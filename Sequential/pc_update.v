==> flow/design.v <==
module pc_update(PC,clk,icode,cnd,valC,valM,valP);
input [3:0] icode;
input cnd,clk;
input [63:0] valC,valM,valP;
output reg [63:0] PC;
always@(posedge clk)begin
    case(icode)
        4'h0: PC <= 0;
        4'h1: PC <= valP;
        4'h2: PC <= valP;
        4'h3: PC <= valP;
        4'h4: PC <= valP;
        4'h5: PC <= valP;
        4'h6: PC <= valP;
        4'h7: PC <= cnd ? valC:valP;
        4'h8: PC <= valC;
        4'h9: PC <= valM;
        4'hA: PC <= valP;
        4'hB: PC <= valP;
    endcase
end
endmodule
* Reports on pc_update
The steps from the RTL of pc_update to its reports follow in flow order. Line numbers count from 1 in the design file above. Operators: Yosys type, input widths -> output width; for muxes data width and select width s. Library cell names are shortened. A cell with -- has no value.
Set-up: top pc_update, clock clk, standard-cell library sky130hd, timing corner tt_025C_1v80

* After elaboration
Source: Yosys, flattened and elaborated, memories not mapped. Widths are those after wreduce. Registers that Yosys merges into a memory's read port (data or address) are not register bits. Print and check cells do not count. Equal cells are merged and count once.
Bit counts: flip-flop bits (word level) 64, bits in latches 0, RAM bits 0, ROM bits 0, word width x clocked read ports 0, memories 0, input port bits 198, output and inout bits 64, word-level cells 17
Operators by class: add/sub/neg operators 0, multiply operators 0, divide/modulo/power cells 0, magnitude comparators 0, equal/unequal tests 11, shift operators 0, multiplexer cells 2, bitwise logic cells 0, reductions and logical operators 3
Operators by type and width (number):
- $pmux 64 s5 | 1
- $mux 64 | 1
- $eq 4x3->1 const B | 4
- $eq 4x4->1 const B | 4
- $eq 4x2->1 const B | 2
- $reduce_or 8->1 | 1
- $reduce_bool 5->1 | 1
- $eq 4x1->1 const B | 1
- $logic_not 4->1 | 1

* Longest topological paths
Depth = most cells in a row (Yosys ltp): at word level without a register or memory, in the mapped netlist without a sequential cell, where the memories' decode and read muxes count.
Logic depth: word-level depth 3, ABC_AREA 1, mapped depth 8

* Netlist
The flow's flattened synthesis, as Yosys stat reports it; memories are mapped. The netlist is that of the ABC_AREA named above (0 if unset); the other value can give another one. The area totals of this step are shown rounded.
Mapped netlist: cell count 765, chip area (Yosys) 4810 µm², sequential part of the area 1920 µm², flip-flop cells 64, buffers 45
Cell types (number):
- edfxtp_1 | 64
- nand2_1 | 452
- nand3_1 | 130
- inv_1 | 66
- buf_2 | 26
- buf_4 | 12
- clkbuf_1 | 6
- nor2_4 | 1
- inv_2 | 2
- nor2_1 | 2
- and2_1 | 1
- nand2_2 | 1
- nor2_2 | 1
- buf_1 | 1

* Timing after synthesis
Source: OpenSTA report_checks on the synthesized netlist (no wires, ideal clock, input and output delay 20% of the period each), path of least setup slack; recovery checks are left aside. Register names are those of the netlist, which keeps one name where synthesis merged equal registers.
Path after synthesis: path type input to register, start point input icode[3], end point register PC[0], clock period 2.64 ns, setup time 0.424 ns, arrival 1.888 ns, required time 2.216 ns, path slack 0.328 ns, delay of the path 1.784 ns, driving pins on the path 1, period reached after synthesis 2.312 ns
"delay of the path" = arrival - input delay + setup time. "driving pins on the path" counts driving pins, that of a launching flip-flop among them; a cell with two outputs on the path counts twice. "period reached after synthesis" is the clock period less the worst setup slack; recovery checks do not enter. This is arithmetic on one report: input and output delays are still those of the set period (20% each). Between the ends stands the longest chain of elaborated cells between them, by number of cells; it is not shown to be the way that was timed. Of several equally long chains one is given. A line is the first line of the expression or statement that the cell stems from. Yosys adds cells for indexed reads and writes and turns some case tables into memories. At most two assigning lines are given for a register; there are more. Only ways into the end's enable, where the timed path ends, are counted here.
Between the ends, after synthesis: cell sequence nand2_1, cells in the longest elaborated chain 3, elaborated cells on any way between the ends 14, RTL lines with such cells 1, classes of those cells eq/ne (11); reduce/logical (3)
RTL lines, path after synthesis:
- from (decl) | RTL line 2 | input [3:0] icode;
- $eq 4x4->1 | RTL line 7 | case(icode)
- $reduce_or 8->1
- $reduce_bool 5->1
- to (assign) | RTL line 9 | 4'h1: PC <= valP;
- to (assign) | RTL line 10 | 4'h2: PC <= valP;
- to (decl) | RTL line 5 | output reg [63:0] PC;

--- runs ---
Design pc_update on sky130hd. What follows are 2 stored runs of the flow, each under its own settings; their order means nothing. The constraints put input and output delay at 20% of the set period each and load the outputs with 0.01 pF.

* Run A | settings: period_ns 2.39; CORE_UTILIZATION 49; SETUP_SLACK_MARGIN -0.17; PLACE_DENSITY_LB_ADDON 0.3; CORE_ASPECT_RATIO 0.85; CORE_MARGIN 4; CELL_PAD_IN_SITES_DETAIL_PLACEMENT 2; ABC_AREA 1; GPL_ROUTABILITY_DRIVEN 0; SLEW_MARGIN 10; MIN_ROUTING_LAYER met2; CAP_MARGIN 20 | incomplete, placement halted on a tool error
* Run B | settings: period_ns 1.93; CORE_UTILIZATION 46; SETUP_SLACK_MARGIN 0.01; PLACE_DENSITY 0.9; CORE_ASPECT_RATIO 0.58; CELL_PAD_IN_SITES_DETAIL_PLACEMENT 1; GPL_TIMING_DRIVEN 1; CTS_CLUSTER_SIZE 28; CAP_MARGIN 5; MAX_ROUTING_LAYER met4; CORE_MARGIN 2; SLEW_MARGIN 20 | incomplete, placement halted on DPL-0033
--- end ---
